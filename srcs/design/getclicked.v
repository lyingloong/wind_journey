==> flow/design.v <==
module getclicked(
    input clk,
    input PS2_CLK,
    input PS2_DATA,
    input btn,
    input auto,
    output wauto,
    output wstrong,
    output [1:0] wspeed,
    output wchange,
    output [31:0] debuger,
    output clear    
);
wire [31:0] keycode32;
wire [7:0]data=keycode32[7:0];
keyboard_top key(
    .CLK100MHZ(clk),
    .PS2_CLK(PS2_CLK),
    .PS2_DATA(PS2_DATA),
    .keycode(keycode32),
    .dee(dee)
);
reg change;
assign wchange=change;
localparam KEY1 = 8'h16;
localparam KEY2 = 8'h1e;
localparam KEY4 = 8'h25;
localparam KEY5 = 8'h2e;
localparam KEY6 = 8'h36;
localparam KEY9 = 8'h46;
reg save;
reg tap;
reg autor,strongr;
reg [1:0] speed;
initial begin
    autor=0;
    save=0;
    speed=0;
    strongr=0;
end
assign wspeed=speed;
assign wauto=autor;
assign wstrong=strongr;
always @(posedge clk)begin
    if(save)begin
        if(!dee)begin
            save<=dee;
            case(data)
                KEY1: autor<=~autor;
                KEY2: strongr<=~strongr;
                KEY4: speed<=1;
                KEY5: speed<=2;
                KEY6: speed<=3;
                KEY9: change<=1;
                default:tap<=1;
            endcase
        end else begin
            speed<=0;
            change<=0;
            tap<=0;
        end
    end else begin
        if(dee)begin
            save<=dee;
            case(data)
                KEY1: autor<=~autor;
                KEY2: strongr<=~strongr;
                KEY4: speed<=1;
                KEY5: speed<=2;
                KEY6: speed<=3;
                KEY9: change<=1;
                default:tap<=1;
            endcase
        end else begin
            speed<=0;
            change<=0;
            tap<=0;
        end
    end
end
reg clearr;
reg btn_prev; 
initial begin
    save=0;
    tap=0;
    clearr=0;
    btn_prev=0;
end 
always @(posedge clk) begin
    if(btn)begin
        if(btn_prev)begin
            clearr<=0;
        end else begin
            btn_prev<=1;
            clearr<=1;
        end
    end else btn_prev<=0;
end
assign clear=(tap|clearr)&(!auto);
assign debuger=keycode32;
endmodule
`timescale 1ns / 1ps
module keyboard_top (
    input CLK100MHZ,
    input PS2_CLK,
    input PS2_DATA,
    output [31:0] keycode,
    output dee
);
wire div;
assign dee=div;
PS2Receiver keyboard (
.clk(CLK100MHZ),
.kclk(PS2_CLK),
.kdata(PS2_DATA),
.keycodeout(keycode[31:0]),
.flagout(div)
);
reg flagr;
reg put;
initial begin
    put=0;
end
endmodule
module PS2Receiver(
    input clk,
    input kclk,
    input kdata,
    output [31:0] keycodeout,
    output [0:0] flagout
    );
wire kclkf, kdataf;
reg [7:0] datacur;
reg [3:0] cnt;
reg [31:0] keycode;
initial begin
    keycode[31:0]<=32'h00000000;
    cnt<=4'b0000;
end
debouncer debounce(
    .clk(clk),
    .I0(kclk),
    .I1(kdata),
    .O0(kclkf),
    .O1(kdataf)
);
    reg save;
reg flag2;
reg can;
always@(posedge clk) begin
    if(kclkf)begin
        save<=1;
    end else if(save)begin
        save<=0;
        case(cnt)
            0:; 
            1:datacur[0]<=kdataf;
            2:datacur[1]<=kdataf;
            3:datacur[2]<=kdataf;
            4:datacur[3]<=kdataf;
            5:datacur[4]<=kdataf;
            6:datacur[5]<=kdataf;
            7:datacur[6]<=kdataf;
            8:datacur[7]<=kdataf;
            9:begin
                keycode[31:24]<=keycode[23:16];
                keycode[23:16]<=keycode[15:8];
                keycode[15:8]<=keycode[7:0];
                keycode[7:0]<=datacur;
                if(datacur==8'hf0)begin
                    can<=1;
                end else if(can)begin
                    can<=0;
                end else begin
                    flag2<=~flag2;
                end
            end
            10:;
        endcase
        if (cnt<=9) cnt<=cnt+1;
        else if (cnt==10) cnt<=0;    
    end 
end
initial begin
    flag2=0;
    keycode<=0;
end
assign flagout=flag2;
assign keycodeout = keycode;
endmodule
`timescale 1ns / 1ps
module debouncer(
    input clk,
    input I0,
    input I1,
    output reg O0,
    output reg O1
    );
    reg [4:0] cnt0, cnt1;
    reg Iv0=0, Iv1=0;
    reg out0, out1;
always @ (posedge(clk)) begin
    if (I0==Iv0) begin
        if (cnt0==19) O0<=I0;
        else cnt0<=cnt0+1;
    end
    else begin
        cnt0<="00000";
        Iv0<=I0;
    end
    if (I1==Iv1) begin
        if (cnt1==19) O1<=I1;
        else cnt1<=cnt1+1;
    end else begin
        cnt1<="00000";
        Iv1<=I1;
    end
end
endmodule
Tool chain data of getclicked
Tool output for the design above, in the order of the flow.
Lines are those of the file above, counted from 1.
Library cell names are shortened.
Not given: n/a
Set-up
  top module: getclicked
  clock: clk
  cell library: sky130hd
  library corner: tt_025C_1v80

Elaborated design
Yosys after proc, flatten, opt, wreduce and memory -nomap, before mapping. Memory bits, and registers merged into a memory's read port (data or address), are not among the register bits. Print and check cells are not counted. Equal cells are merged and count once.
Bit counts
  bits in registers: 70
  bits in latches: 0
  bits in writable memories: 0
  memory bits (read-only): 0
  word width x clocked read ports: 0
  memories: 0
Cells by class
  add/sub/neg operators: 3
  multiply operators: 0
  divide/modulo/power cells: 0
  order comparisons: 1
  equality and inequality tests: 22
  shift-type cells: 0
  mux-type cells: 24
  bitwise logic cells: 8
  reduce/logical cells: 18
Operator list (number)
  3-bit AND reduction: 10
  8-bit by 6-bit == test with 1-bit output (second input constant): 3
  1-bit 2-to-1 mux: 18
  4-bit by 3-bit == test with 1-bit output (second input constant): 4
  8-bit by 5-bit == test with 1-bit output (second input constant): 2
  4-bit == test (second input constant): 3
  5-bit by 1-bit adder with 5-bit output (second input constant): 2
  5-bit == test (second input constant): 2
  4-bit by 2-bit == test with 1-bit output (second input constant): 2
  8-bit by 7-bit == test with 1-bit output (second input constant): 1
  8-bit == test (second input constant): 1
  4-bit 2-to-1 mux: 2
  1-bit NOT: 6
  2-bit AND reduction: 3
  6-bit OR reduction: 1
  2-bit case mux with 3-bit select: 1
  2-bit 2-to-1 mux: 3
  5-bit AND reduction: 1
  2-bit nonzero test: 2
  4-bit by 1-bit adder with 4-bit output (second input constant): 1
  4-bit by 1-bit == test with 1-bit output (second input constant): 1
  4-bit less-or-equal comparator (second input constant): 1
  1-bit == test: 2
  2-bit inequality test (second input constant): 1
  1-bit bitwise AND: 1
  1-bit bitwise OR: 1
  1-bit zero test: 1

Depth
Longest topological path by Yosys (ltp), each cell counted once; first at word level (registers and memories cut), then after technology mapping (sequential cells cut; the memories' decode and read muxes count).
Depth
  depth in word-level cells: 5
  ABC_AREA: 1
  mapped depth: 8
  depth with buffers taken out: 8

Mapped cells and area
Source: synth_stat.txt of the flow (Yosys; design flattened, memories mapped). It holds for the ABC_AREA given above (unset counts as 0); a run with the other value may have another netlist.
Cells by type
  edfxtp_1: number 53, area in all 1.59E+03 µm²
  dfxtp_1: number 17, area in all 340.326 µm²
  nand2_1: number 31, area in all 116.362 µm²
  nor2_1: number 30, area in all 112.608 µm²
  inv_1: number 24, area in all 90.086 µm²
  ha_1: number 6, area in all 75.072 µm²
  nand3_1: number 11, area in all 55.053 µm²
  xor2_1: number 4, area in all 35.034 µm²
  nor2_4: number 3, area in all 33.782 µm²
  xnor2_2: number 2, area in all 32.531 µm²
  xnor2_1: number 3, area in all 26.275 µm²
  a21oi_1: number 5, area in all 25.024 µm²
  nor2_2: number 4, area in all 25.024 µm²
  nor3_1: number 4, area in all 20.019 µm²
  o21ai_0: number 4, area in all 20.019 µm²
  inv_2: number 5, area in all 18.768 µm²
  o32ai_2: number 1, area in all 16.266 µm²
  nand2_2: number 2, area in all 12.512 µm²
Other cell types: 4; their cells: 4.
Synthesis totals
  cell count: 213
  synthesis area: 2680.1 µm²
  area of sequential cells: 1931.9 µm²
  flip-flop cells: 70
  buffers: 0

Path before layout
Source: OpenSTA report_checks on the synthesized netlist (no wires, ideal clock, input and output delay 20% of the period each), path of least setup slack; recovery checks are left aside. Register names are those of the netlist, which keeps one name where synthesis merged equal registers.
Path after synthesis
  path kind: flip-flop to flip-flop
  start point: register key.keyboard.cnt[1]
  end point: register key.keyboard.can
  period: 2.1 ns
  time at the first pin: 0.000 ns
  data arrival time: 2.174 ns
  path slack: -0.497 ns
  path delay: 2.597 ns
  driving pins on the path: 5
  path buffers: 0
  period reached after synthesis: 2.597 ns
"path delay" = arrival - input delay + setup time.
"driving pins on the path": output pins that drive a net of the path, with the launching flip-flop's if there is one; two outputs of one cell count as two.
"period reached after synthesis" = period - worst setup slack (recovery checks aside). The figure is calculated, with input and output delays left at 20% of the set period.
The rows between start and end are the longest chain of elaborated cells between them; the timing report does not say that the signal goes this way. Where chains are equally long, one stands for them.
A line is the first line of the expression or statement that the cell stems from. Yosys adds cells for indexed reads and writes and turns some case tables into memories.
Between the ends, after synthesis
  cells stage by stage: edfxtp_1 > inv_1 > ha_1 > nand2_1 > nor2_1
  cells in the longest elaborated chain: 2
  elaborated cells on any way between the ends: 2
  source lines of those cells: 1
  those cells by class: eq/ne: 1; reduce/logical: 1
RTL lines, path after synthesis
  from (decl): RTL line 134  | reg [3:0] cnt;
  from (assign): RTL line 180  | if (cnt<=9) cnt<=cnt+1;
  from (assign): RTL line 181  | else if (cnt==10) cnt<=0;
  4-bit == test: RTL line 155  | case(cnt)
  3-bit AND reduction
  to (assign): RTL line 171  | can<=1;
  to (assign): RTL line 173  | can<=0;
  to (decl): RTL line 149  | reg can;

Timing after layout
From the final timing report of flow run 1: the path of least setup slack in the routed layout; clock arrival at registers is part of the times.
Path post-layout
  path kind: flip-flop to flip-flop
  start point: register key.keyboard.debounce.O0
  end point: register key.keyboard.keycode[6]
  period: 1.56 ns
  time at the first pin: 0.35 ns
  data arrival time: 1.62 ns
  path slack: 0.03 ns
  driving pins on the path: 5
  path buffers: 1
The rows between start and end are the longest chain of elaborated cells between them; the timing report does not say that the signal goes this way. Where chains are equally long, one stands for them.
Between the ends, post-layout
  cells stage by stage: edfxtp_1 > nor2_4 > inv_2 > nor2_4 > clkbuf_16
  cells in the longest elaborated chain: 2
  elaborated cells on any way between the ends: 2
  source lines of those cells: 0
  those cells by class: logic: 1; reduce/logical: 1
RTL lines, path post-layout
  from (decl): RTL line 196  | output reg O0,
  from (assign): RTL line 204  | if (cnt0==19) O0<=I0;
  1-bit NOT
  3-bit AND reduction
  to (assign): RTL line 169  | keycode[7:0]<=datacur;
  to (decl): RTL line 135  | reg [31:0] keycode;

Add stored flow runs of getclicked

Measured results for getclicked: 2 stored runs of the Yosys and OpenROAD flow on sky130hd. The settings differ; the order carries no meaning. The constraints put input and output delay at 20% of the set period each and load the outputs with 0.01 pF.
By "achieved clock period (ns)" is meant the clock period of the run minus its worst setup slack. This is arithmetic on one report: input and output delays are still those of the set period (20% each).
By "worst setup path time (ns)" is meant the share of the clock period that the worst setup path is allowed (20% is reserved at inputs, 20% at outputs), minus its slack. Clock arrival times at its registers enter into it.
"finish__power__total": no workload was simulated; the value follows from the tool's default switching activity.

Flow files of flow run 1
==> flow/run.sh <==
#!/bin/bash
# the make line also repeats the synthesis and layout settings of config.mk as NAME=value (left out here)
make -C /OpenROAD-flow-scripts/flow DESIGN_CONFIG=/design/flow/config.mk WORK_HOME=/design/flow/orfs CLKGATE_MAP_FILE= finish
==> flow/config.mk <==
export PLATFORM = sky130hd
export DESIGN_NAME = getclicked
export DESIGN_NICKNAME = getclicked
export VERILOG_FILES = /design/flow/design.v
export SDC_FILE = /design/flow/constraint.sdc
export NUM_CORES = 4
export LEC_CHECK = 0
export ABC_AREA = 1
export CAP_MARGIN = 20
export CELL_PAD_IN_SITES_DETAIL_PLACEMENT = 1
export CORE_MARGIN = 2
export CORE_UTILIZATION = 30
export CTS_CLUSTER_DIAMETER = 105
export MAX_ROUTING_LAYER = met5
export PLACE_DENSITY_LB_ADDON = 0.25
export SETUP_SLACK_MARGIN = 0.28
export SLEW_MARGIN = 20
==> flow/constraint.sdc <==
create_clock -name core_clock -period 1.56 [get_ports {clk}]
set_input_delay 0.3120 -clock core_clock [delete_from_list [all_inputs] [get_ports {clk}]]
set_output_delay 0.3120 -clock core_clock [all_outputs]
set_load 0.01 [all_outputs]

report of flow run 1
yosys chip area after synthesis (um^2): 2680.1
finish__design__die__area: 9705.2
finish__design__instance__area__stdcell: 3986.3
finish__design__instance__utilization: 0.4593
finish__timing__setup__ws: 0.031
finish__timing__setup__tns: 0.000
finish__timing__hold__ws: 0.433
finish__power__total: 3.988e-03
achieved clock period (ns): 1.529
worst setup path time (ns): 1.53
worst setup path kind: flip-flop to flip-flop

Flow files of flow run 2
==> flow/run.sh <==
#!/bin/bash
# the make line also repeats the synthesis and layout settings of config.mk as NAME=value (left out here)
make -C /OpenROAD-flow-scripts/flow DESIGN_CONFIG=/design/flow/config.mk WORK_HOME=/design/flow/orfs CLKGATE_MAP_FILE= finish
==> flow/config.mk <==
export PLATFORM = sky130hd
export DESIGN_NAME = getclicked
export DESIGN_NICKNAME = getclicked
export VERILOG_FILES = /design/flow/design.v
export SDC_FILE = /design/flow/constraint.sdc
export NUM_CORES = 4
export LEC_CHECK = 0
export ABC_AREA = 0
export CAP_MARGIN = 20
export CORE_ASPECT_RATIO = 0.56
export CORE_MARGIN = 6
export CORE_UTILIZATION = 19
export GPL_ROUTABILITY_DRIVEN = 1
export GPL_TIMING_DRIVEN = 1
export PLACE_DENSITY_LB_ADDON = 0.08
export SETUP_SLACK_MARGIN = -0.18
export SLEW_MARGIN = 20
export TNS_END_PERCENT = 25
==> flow/constraint.sdc <==
create_clock -name core_clock -period 2.93 [get_ports {clk}]
set_input_delay 0.5860 -clock core_clock [delete_from_list [all_inputs] [get_ports {clk}]]
set_output_delay 0.5860 -clock core_clock [all_outputs]
set_load 0.01 [all_outputs]

report of flow run 2
yosys chip area after synthesis (um^2): 2633.8
finish__design__die__area: 16950.8
finish__design__instance__area__stdcell: 3552.2
finish__design__instance__utilization: 0.2686
finish__timing__setup__ws: 0.725
finish__timing__setup__tns: 0.000
finish__timing__hold__ws: 0.373
finish__power__total: 2.250e-03
achieved clock period (ns): 2.205
worst setup path time (ns): 1.03
worst setup path kind: input port to output port
