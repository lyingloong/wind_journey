==> flow/design.v <==
module CntS #(
    parameter               WIDTH               = 16,
    parameter               RST_VLU             = 0
)(
    input                   [ 0 : 0]            clk,
    input                   [ 0 : 0]            rstn,    
    input                   [WIDTH-1:0]         d,       
    input                   [ 0 : 0]            ce,      
    output      reg         [WIDTH-1:0]         q
);
initial begin
    q=0;
end
always @(posedge clk) begin
    if (!rstn)
        q <= RST_VLU;
    else if (ce) begin
        if (q == 0)    
            q <= d;
        else
            q <= q - 1;
    end
    else
        q <= q;
end
endmodule
module DST (
    input                   [ 0 : 0]            rstn,
    input                   [ 0 : 0]            pclk,
    output      reg         [ 0 : 0]            hen,         
    output      reg         [ 0 : 0]            ven,         
    output      reg         [ 0 : 0]            hs,          
    output      reg         [ 0 : 0]            vs           
);
localparam HSW_t    = 119;
localparam HBP_t    = 63;
localparam HEN_t    = 799;
localparam HFP_t    = 55;
localparam VSW_t    = 5;
localparam VBP_t    = 22; 
localparam VEN_t    = 599; 
localparam VFP_t    = 36; 
localparam SW       = 2'b00;
localparam BP       = 2'b01;
localparam EN       = 2'b10;
localparam FP       = 2'b11;
reg     [ 0 : 0]    ce_v;
reg     [ 1 : 0]    h_state;
reg     [ 1 : 0]    v_state;
reg     [15 : 0]    d_h;
reg     [15 : 0]    d_v;
wire    [15 : 0]    q_h;
wire    [15 : 0]    q_v;
initial begin
    h_state=0;
    v_state=0;
    d_h=0;
    d_v=0;
    ce_v=0;
end
CntS #(16,HSW_t) hcnt(           
    .clk        (pclk),
    .rstn       (rstn),
    .d          (d_h),
    .ce         (1'b1),
    .q          (q_h)
);
CntS #(16,VSW_t) vcnt(           
    .clk        (pclk),
    .rstn       (rstn),
    .d          (d_v),
    .ce         (ce_v),
    .q          (q_v)
);
always @(*) begin
    case (h_state)
        SW: begin
            d_h = HBP_t;  hs = 1; hen = 0;
        end
        BP: begin
            d_h = HEN_t;  hs = 0; hen = 0;
        end
        EN: begin
            d_h = HFP_t;  hs = 0; hen = 1;
        end
        FP: begin
            d_h = HSW_t;  hs = 0; hen = 0;
        end
    endcase
    case (v_state)
        SW: begin
            d_v = VBP_t;  vs = 1; ven = 0;
        end
        BP: begin
            d_v = VEN_t;  vs = 0; ven = 0;
        end
        EN: begin
            d_v = VFP_t; vs = 0; ven = 1;
        end
        FP: begin
            d_v = VSW_t;  vs = 0; ven = 0;
        end
    endcase
end
always @(posedge pclk) begin
    if (!rstn) begin
        h_state <= SW; v_state <= SW; ce_v <= 1'b0;
    end
    else begin
        if(q_h == 0) begin
            h_state <= h_state + 2'b01;
            if (h_state == FP) begin
                ce_v <= 0;
                if (q_v == 0)
                    v_state <= v_state + 2'b01;
            end
            else
                ce_v <= 0;
        end
        else if (q_h == 1) begin
            if(h_state == FP)
                ce_v <= 1;
            else
                ce_v <= 0;
        end
        else ce_v <= 0;
    end
end
endmodule
Reports on DST
Tool output for the design above, in the order of the flow.
Lines are those of the file above, counted from 1.
Operators: Yosys type, input widths -> output width; for muxes data width and select width s.
Cell names lack the library's common part.
{"block": "inputs", "top": "DST", "clock_port": "pclk", "lib": "sky130hd", "lib_corner": "tt_025C_1v80"}

Word level
Source: Yosys, flattened and elaborated, memories not mapped. Widths are those after wreduce. Registers that Yosys merges into a memory's read port (data or address) are not register bits. Print and check cells do not count. Equal cells are merged and count once.
{"block": "word_totals", "ff_bits": 37, "output_inout_bits": 4}
{"block": "op_classes", "addsub": 4, "n_eq": 7, "n_logic": 2, "muxes": 9, "reduce_logical": 10}
{"block": "op_table", "operator": "$pmux 16 s4", "count": 2}
{"block": "op_table", "operator": "$sub 16x1->16 const B", "count": 2}
{"block": "op_table", "operator": "$logic_not 16->1", "count": 2}
{"block": "op_table", "operator": "$mux 16", "count": 2}
{"block": "op_table", "operator": "$eq 16x1->1 const B", "count": 1}
{"block": "op_table", "operator": "$reduce_or 3->1", "count": 5}
{"block": "op_table", "operator": "$eq 2x2->1 const B", "count": 4}
{"block": "op_table", "operator": "$pmux 1 s2", "count": 4}
{"block": "op_table", "operator": "$add 2x1->2 const B", "count": 2}
{"block": "op_table", "operator": "$eq 2x1->1 const B", "count": 2}
{"block": "op_table", "operator": "$logic_not 2->1", "count": 2}
{"block": "op_table", "operator": "$reduce_and 3->1", "count": 1}
{"block": "op_table", "operator": "$not 1->1", "count": 2}
{"block": "op_table", "operator": "$mux 1", "count": 1}

Depth
Depth = most cells in a row (Yosys ltp): at word level without a register or memory, in the mapped netlist without a sequential cell, where the memories' decode and read muxes count.
{"block": "depth", "depth_word": 3, "ABC_AREA": 0, "depth_mapped": 7}

Netlist
Source: synth_stat.txt of the flow (Yosys; design flattened, memories mapped). It holds for the ABC_AREA given above (unset counts as 0); a run with the other value may have another netlist.
The area totals of this step are shown rounded.
{"block": "by_type", "type": "dfxtp_1", "count": 37}
{"block": "by_type", "type": "ha_1", "count": 13}
{"block": "by_type", "type": "xor2_1", "count": 13}
{"block": "by_type", "type": "nand2_1", "count": 22}
{"block": "by_type", "type": "nor2_1", "count": 19}
{"block": "by_type", "type": "nand3_1", "count": 12}
{"block": "by_type", "type": "nor4_1", "count": 8}
{"block": "by_type", "type": "nand4_1", "count": 7}
{"block": "by_type", "type": "xnor2_1", "count": 5}
{"block": "by_type", "type": "nor4_4", "count": 2}
{"block": "by_type", "type": "a21oi_1", "count": 7}
{"block": "by_type", "type": "nand4b_1", "count": 4}
{"block": "by_type", "type": "inv_1", "count": 8}
{"block": "by_type", "type": "mux2i_1", "count": 3}
{"block": "by_type", "type": "nor3_1", "count": 6}
{"block": "by_type", "type": "o31ai_1", "count": 4}
{"block": "by_type", "type": "or4_1", "count": 4}
{"block": "by_type", "type": "nor4b_1", "count": 3}
Not listed: further types 23, cells in them 40.
{"block": "mapped", "sequential_area_um2": 740, "ffs": 37, "cell_count": 217, "mapped_area_um2": 1900, "n_buf": 7}
By module: a second synthesis without flattening, with its own total; a netlist apart from the flattened one above.
{"block": "unflattened", "hier_cells": 319, "hier_area_um2": 2600}
Each row is one instance without its submodules.
{"block": "by_module", "module": "CntS", "n_cells": 128, "area_um2": 1100, "instances": 1}
{"block": "by_module", "module": "CntS", "n_cells": 135, "area_um2": 1000, "instances": 1}
{"block": "by_module", "module": "DST", "n_cells": 56, "area_um2": 470, "instances": 1}

Path before layout
OpenSTA on the mapped netlist: ideal clock, no wires. The path of least setup slack (recovery checks aside). Input and output delay are each 20% of the period. Register names are those of the netlist, which keeps one name where synthesis merged equal registers.
{"block": "synth_path", "path_kind": "register to register", "from": "register hcnt.q[6]", "to": "register v_state[0]", "slack_ns": 1.047, "stages": 6, "delay_ns": 1.633, "tclk_ns": 2.68, "arrival_time_ns": 1.561, "launch_ns": 0.000, "required_ns": 2.608, "synth_period_reached_ns": 1.633}
"delay_ns" is the arrival time less input delay plus setup time.
"stages": output pins that drive a net of the path, with the launching flip-flop's if there is one; two outputs of one cell count as two.
"synth_period_reached_ns" is the clock period less the worst setup slack; recovery checks do not enter. This is arithmetic on one report: input and output delays are still those of the set period (20% each).
The rows between start and end are the longest chain of elaborated cells between them; the timing report does not say that the signal goes this way. Where chains are equally long, one stands for them.
A line is the first line of the expression or statement that the cell stems from. Yosys adds cells for indexed reads and writes and turns some case tables into memories.
A register here has more assigning lines than the two given.
{"block": "synth_between", "path_cell_list": "dfxtp_1 > nor4_4 > nand4_1 > buf_2 > nor2_1 > mux2i_1", "elab_chain_cells": 2, "cells_between": 2, "cone_classes": "reduce/logical: 2"}
{"block": "synth_lines", "element": "start: declaration", "line_no": 9, "text": "output      reg         [WIDTH-1:0]         q"}
{"block": "synth_lines", "element": "start: assignment", "line_no": 19, "text": "q <= d;"}
{"block": "synth_lines", "element": "start: assignment", "line_no": 21, "text": "q <= q - 1;"}
{"block": "synth_lines", "element": "$logic_not 16->1", "line_no": 110, "text": "if(q_h == 0) begin"}
{"block": "synth_lines", "element": "$reduce_and 3->1"}
{"block": "synth_lines", "element": "end: assignment", "line_no": 107, "text": "h_state <= SW; v_state <= SW; ce_v <= 1'b0;"}
{"block": "synth_lines", "element": "end: assignment", "line_no": 115, "text": "v_state <= v_state + 2'b01;"}
{"block": "synth_lines", "element": "end: declaration", "line_no": 49, "text": "reg     [ 1 : 0]    v_state;"}

Timing after layout
From the final timing report of flow run 1: the path of least setup slack in the routed layout; clock arrival at registers is part of the times.
{"block": "layout_path", "path_kind": "register to register", "from": "register ce_v", "to": "register vcnt.q[15]", "slack_ns": 0.45, "arrival_time_ns": 2.23, "required_ns": 2.69, "launch_ns": 0.28, "tclk_ns": 2.48, "stages": 5}
A register here has more assigning lines than the two given.
{"block": "layout_between", "path_cell_list": "dfxtp_1 > inv_2 > or4_4 > or4_1 > a21oi_1"}
{"block": "layout_lines", "element": "start: declaration", "line_no": 47, "text": "reg     [ 0 : 0]    ce_v;"}
{"block": "layout_lines", "element": "start: assignment", "line_no": 107, "text": "h_state <= SW; v_state <= SW; ce_v <= 1'b0;"}
{"block": "layout_lines", "element": "start: assignment", "line_no": 113, "text": "ce_v <= 0;"}
{"block": "layout_lines", "element": "end: assignment", "line_no": 19, "text": "q <= d;"}
{"block": "layout_lines", "element": "end: assignment", "line_no": 21, "text": "q <= q - 1;"}
{"block": "layout_lines", "element": "end: declaration", "line_no": 9, "text": "output      reg         [WIDTH-1:0]         q"}
Chain of elaborated cells between the ends: none given.

## Implementation results

2 stored runs of DST in the flow (synthesis by Yosys, layout by OpenROAD, sky130hd cells), in arbitrary order. Constraints: input delay and output delay 20% of the set period each, output load 0.01 pF.
"period_reached_ns" = clock period - worst setup slack. The figure is calculated, with input and output delays left at 20% of the set period.
By "worst_path_ns" is meant the share of the clock period that the worst setup path is allowed (20% is reserved at inputs, 20% at outputs), minus its slack. Clock arrival times at its registers enter into it.
The results are shown rounded.

Flow run 1
==> flow/run.sh <==
#!/bin/bash
# the make line also repeats the synthesis and layout settings of config.mk as NAME=value (left out here)
make -C /OpenROAD-flow-scripts/flow DESIGN_CONFIG=/design/flow/config.mk WORK_HOME=/design/flow/orfs CLKGATE_MAP_FILE= finish
==> flow/config.mk <==
export PLATFORM = sky130hd
export DESIGN_NAME = DST
export DESIGN_NICKNAME = DST
export VERILOG_FILES = /design/flow/design.v
export SDC_FILE = /design/flow/constraint.sdc
export NUM_CORES = 4
export LEC_CHECK = 0
export CAP_MARGIN = 20
export CORE_ASPECT_RATIO = 1.16
export CORE_MARGIN = 2
export CORE_UTILIZATION = 20
export CTS_CLUSTER_DIAMETER = 399
export CTS_CLUSTER_SIZE = 100
export GPL_ROUTABILITY_DRIVEN = 0
export PLACE_DENSITY_LB_ADDON = 0.17
export SETUP_SLACK_MARGIN = -0.08
export SLEW_MARGIN = 0
==> flow/constraint.sdc <==
create_clock -name core_clock -period 2.48 [get_ports {pclk}]
set_input_delay 0.4960 -clock core_clock [delete_from_list [all_inputs] [get_ports {pclk}]]
set_output_delay 0.4960 -clock core_clock [all_outputs]
set_load 0.01 [all_outputs]

==> results of flow run 1, as JSON <==
{
  "finish.utilization_frac": 0.24,
  "period_reached_ns": 2.025,
  "design.die.area_um2": 11000,
  "worst_path_ns": 2.03,
  "path_kind": "register to register",
  "synth_area_um2": 1900,
  "setup_ws_ns": 0.45,
  "tns_ns": 0.000
}

Flow run 2
==> flow/run.sh <==
#!/bin/bash
# the make line also repeats the synthesis and layout settings of config.mk as NAME=value (left out here)
make -C /OpenROAD-flow-scripts/flow DESIGN_CONFIG=/design/flow/config.mk WORK_HOME=/design/flow/orfs CLKGATE_MAP_FILE= finish
==> flow/config.mk <==
export PLATFORM = sky130hd
export DESIGN_NAME = DST
export DESIGN_NICKNAME = DST
export VERILOG_FILES = /design/flow/design.v
export SDC_FILE = /design/flow/constraint.sdc
export NUM_CORES = 4
export LEC_CHECK = 0
export CAP_MARGIN = 20
export CORE_MARGIN = 2
export CORE_UTILIZATION = 40
export SETUP_SLACK_MARGIN = 0.1
export SLEW_MARGIN = 20
==> flow/constraint.sdc <==
create_clock -name core_clock -period 1.99 [get_ports {pclk}]
set_input_delay 0.3980 -clock core_clock [delete_from_list [all_inputs] [get_ports {pclk}]]
set_output_delay 0.3980 -clock core_clock [all_outputs]
set_load 0.01 [all_outputs]

==> results of flow run 2, as JSON <==
{
  "design.die.area_um2": 5400,
  "setup_ws_ns": 0.14,
  "period_reached_ns": 1.846,
  "synth_area_um2": 1900,
  "worst_path_ns": 1.45,
  "path_kind": "register to output",
  "finish.utilization_frac": 0.47,
  "tns_ns": 0.000
}
